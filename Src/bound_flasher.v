==> flow/design.v <==
`timescale 1ns / 1ps
module boundFlasher( 
    input clk, flick, rst,
    output [15:0] lamps
);
    parameter S0 = 0;
    parameter S1 = 1;
    parameter S2 = 2;
    parameter S3 = 3;
    parameter S4 = 4;
    parameter S5 = 5;
    parameter S6 = 6;
    parameter S7 = 7;
    parameter TIMER = 200;
    integer counter = 0;
    reg [3:0] state = S0;
    reg [15:0] temp;
    always @(posedge clk) begin
		if(rst) begin 
			state <= S0;
		end
		else begin
			case(state)
				S0:
					begin
						temp <= 16'h0000;
						if(flick == 0) state <= S0;
						else state <= S1;
					end
				S1:
					begin
						counter <= counter + 1;
						if(counter == TIMER) begin
							temp <= (temp << 1) + 1;
							counter <= 0;
						end
						if(temp == 16'h003F) begin
							state <= S2;
							counter <= 0;
						end
					end
				S2:
					begin
						counter <= counter + 1;
						if (counter == TIMER) begin
							temp <= temp >> 1;
							counter <= 0;
						end
						if (temp == 16'h0000) begin
							state <= S3;
							counter <= 0;
						end
					end
				S3:
					begin
						counter <= counter + 1;
						if (counter == TIMER) begin
							temp <= (temp << 1) + 1;
							counter <= 0;
						end
						if(flick == 1 && temp <= 16'h07FF) begin
							if(temp == 16'h003F || temp == 16'h07FF) begin
								counter <= 0;
								state <= S2;
							end
						end
						else begin
							if(temp == 16'h07FF) begin
								counter <= 0;
								state <= S4;
							end
						end
					end
				S4:
					begin
						counter <= counter + 1;
						if (counter == TIMER) begin
							temp <= temp >> 1;
							counter <= 0;
						end
						if (temp == 16'h001F) begin
							counter <= 0;
							state <= S5;
						end
					end
				S5:
					begin
						counter <= counter + 1;
						if(counter == TIMER) begin
							temp <= (temp << 1) + 1;
							counter <= 0;
						end
						if(flick == 1 && temp <= 16'h07FF) begin
							if(temp == 16'h003F || temp == 16'h07FF) begin
								counter <= 0;
								state <= S4;
							end
						end
						else begin
							if(temp == 16'hFFFF) begin
								counter <= 0; 
								state <= S6;
							end
						end
					end
				S6:
					begin
						counter <= counter + 1;
						if(counter == TIMER) begin
							temp <= temp >> 1;
							counter <= 0;
						end
						if (temp == 16'h0000) begin
							counter <= 0;
							state <= S7;
						end
					end
				S7:
					begin
						temp <= 16'hFFFF;
						counter <= counter + 1;
						if(counter == TIMER) begin
							state <= S0;
							counter <= 0;
						end
					end
				endcase
			end
        end
    assign lamps = temp;
endmodule
# From RTL to reports: boundFlasher
# What the tools print for boundFlasher, step after step.
# Lines are those of the file above, counted from 1.
# Cell names lack the library's common part.
# A cell with -- has no value.
# setup
top_module	boundFlasher
clk_port	clk
lib	sky130hd
corner	tt_025C_1v80

# Word-level counts
# Source: Yosys, flattened and elaborated, memories not mapped. Widths are those after wreduce. Registers that Yosys merges into a memory's read port (data or address) are not register bits. Print and check cells do not count. Equal cells are merged and count once.
# word_totals
reg_bits	52
inputBits	3
wordCells	68
# classes
add_sub_neg	2
cmp	1
equal	23
n_mux	26
n_logic	1
reduce_and_logical	12
# ops
operator	count
32-bit 2-to-1 mux	9
32-bit parallel mux with 6-bit select	1
16-bit parallel mux with 4-bit select	1
4-bit 2-to-1 mux	11
32-bit by 2-bit adder with 32-bit output with constant B	1
32-bit by 9-bit equality test with 1-bit output with constant B	1
4-bit parallel mux with 8-bit select	1
16-bit 2-to-1 mux	2
16-bit by 1-bit adder with 16-bit output with constant B	1
16-bit by 11-bit less-or-equal comparator with 1-bit output with constant B	1
16-bit by 11-bit equality test with 1-bit output with constant B	1
16-bit equality test with constant B	1
16-bit by 5-bit equality test with 1-bit output with constant B	1
16-bit by 6-bit equality test with 1-bit output with constant B	1
16-bit logical NOT	1
4-bit by 3-bit equality test with 1-bit output with constant B	4
3-bit != test with constant B	4
10-bit AND reduction	1
2-bit != test with constant B	5
4-bit by 2-bit equality test with 1-bit output with constant B	2
8-bit nonzero test	1
7-bit nonzero test	1
3-bit OR reduction	2
2-bit by 1-bit != test with 1-bit output with constant B	2
4-bit by 1-bit equality test with 1-bit output with constant B	1
4-bit logical NOT	1
4-bit AND reduction	1
2-bit AND reduction	1
# Not listed: further kinds 5, cells in them 5.

# Depth
# Longest topological path by Yosys (ltp), each cell counted once; first at word level (registers and memories cut), then after technology mapping (sequential cells cut; the memories' decode and read muxes count).
# logic_depth
ltp_word	5
abc_area	0
ltp_mapped	8
mapped_depth_nobuf	8

# Mapped cells and area
# Yosys stat after the flow's synthesis: flattened, memories mapped to cells. It holds for the ABC_AREA given above (unset counts as 0); a run with the other value may have another netlist.
# mapped
cells	314
area_um2	3151.8
ffs	51
# types
type	count	type_area_um2
edfxtp_1	48	1.44E+03
xor2_1	23	201.443
nand2_1	34	127.622
nor2_2	20	125.12
a22oi_1	14	105.101
nor2b_1	15	93.84
nand3_1	16	80.077
o21ai_0	16	80.077
nor2_1	21	78.826
and3_1	10	62.56
xnor2_1	7	61.309
dfxtp_1	3	60.058
a2111oi_4	2	55.053
nor3_1	11	55.053
nand4_1	8	50.048
nor4_1	7	43.792
clkbuf_1	10	37.536
buf_6	3	33.782
# Not listed: further types 28, cells in them 46.

# Path before layout
# Source: OpenSTA report_checks on the synthesized netlist (no wires, ideal clock, input and output delay 20% of the period each), path of least setup slack; recovery checks are left aside. Register names are those of the netlist, which keeps one name where synthesis merged equal registers.
# synth_path
path_type	reg2reg
start	register state[0]
end	register counter[0]
period_ns	3.46
t_arrival_ns	2.393
required_ns	3.039
setup_slack_ns	0.646
delay_ns	2.814
driving_pins	5
path_buffers	2
period_less_setup_slack_ns	2.814
# "delay_ns" is the arrival time less input delay plus setup time.
# "driving_pins": output pins that drive a net of the path, with the launching flip-flop's if there is one; two outputs of one cell count as two.
# "period_less_setup_slack_ns" is the clock period less the worst setup slack; recovery checks do not enter. This is arithmetic on one report: input and output delays are still those of the set period (20% each).
# The rows between start and end are the longest chain of elaborated cells between them; the timing report does not say that the signal goes this way. Where chains are equally long, one stands for them.
# Each line given opens the expression or statement behind the cell; cells for indexed reads and writes are added by Yosys, which also makes memories of some case tables.
# A register here has more assigning lines than the two given.
# Only ways into the end's enable, where the timed path ends, are counted here.
# synth_between
path_cell_list	dfxtp_1 -> clkbuf_1 -> buf_1 -> nor3_1 -> nor2_1
elab_chain_len	3
cells_between	9
lines_between	1
cone_classes	7 x eq/ne; 2 x reduce/logical
# synth_rtl
element	line	text
from (decl)	16	reg [3:0] state = S0;
from (assign)	20	state <= S0;
from (assign)	27	if(flick == 0) state <= S0;
4-bit by 2-bit equality test with 1-bit output	23	case(state)
7-bit nonzero test	--
2-bit AND reduction	--
to (assign)	32	counter <= counter + 1;
to (assign)	44	counter <= counter + 1;
to (decl)	15	integer counter = 0;

# Path in the finished layout
# Path of least setup slack in the final report of run 1 (OpenROAD, finished layout, wires in). Where an end is a register, its clock arrival counts in the times.
# layout_path
path_type	reg2reg
start	register temp[14]
end	register counter[28]
period_ns	1.9
t_arrival_ns	2.72
required_ns	1.97
setup_slack_ns	-0.76
driving_pins	9
path_buffers	2
# The rows between start and end are the longest chain of elaborated cells between them; the timing report does not say that the signal goes this way. Where chains are equally long, one stands for them.
# A register here has more assigning lines than the two given.
# layout_between
path_cell_list	edfxtp_1 -> or4_4 -> or3_4 -> a2111oi_4 -> nor3_4 -> a221oi_4 -> buf_6 -> clkbuf_16 -> nor2_2
elab_chain_len	5
cells_between	17
cone_classes	1 x compare; 4 x eq/ne; 9 x mux; 3 x reduce/logical
# layout_rtl
element	line	text
from (decl)	17	reg [15:0] temp;
from (assign)	34	temp <= (temp << 1) + 1;
from (assign)	46	temp <= temp >> 1;
16-bit by 6-bit equality test with 1-bit output	94	if(temp == 16'h003F || temp == 16'h07FF) begin
1-bit logical OR	94
32-bit 2-to-1 mux	94
32-bit 2-to-1 mux	93	if(flick == 1 && temp <= 16'h07FF) begin
32-bit parallel mux with 6-bit select	23	case(state)
to (assign)	32	counter <= counter + 1;
to (assign)	44	counter <= counter + 1;
to (decl)	15	integer counter = 0;

# Settings and measured results of 2 stored flow runs for module boundFlasher (sky130hd), not sorted in any way. The constraints put input and output delay at 20% of the set period each and load the outputs with 0.01 pF.
# "timing.worst_path_ns" = time allowed to the worst setup path (clock period - input delay - output delay, where it has them) - its slack; a late launch clock adds to it, a late capture clock takes from it.
# A setting shown as - is not set for that run.
setting or result,run 1,run 2
period_ns,1.9,1.86
CAP_MARGIN,20,20
CORE_MARGIN,2,6
CORE_UTILIZATION,40,62
SLEW_MARGIN,20,20
SETUP_SLACK_MARGIN,-,0.39
PLACE_DENSITY_LB_ADDON,-,0.28
CELL_PAD_IN_SITES_GLOBAL_PLACEMENT,-,0
MIN_ROUTING_LAYER,-,met2
MAX_ROUTING_LAYER,-,met5
synth_chip_area_um2,3151.8,3151.8
total_die_area_um2,8605.4,6938.9
utilization_pct,56.8,90.4
worst_setup_slack_ns,-0.756,-0.992
tns_ns,-25.036,-37.931
fin_hold_ws_ns,0.659,0.702
timing.worst_path_ns,2.66,2.85
worst_path_kind,reg2reg,reg2reg
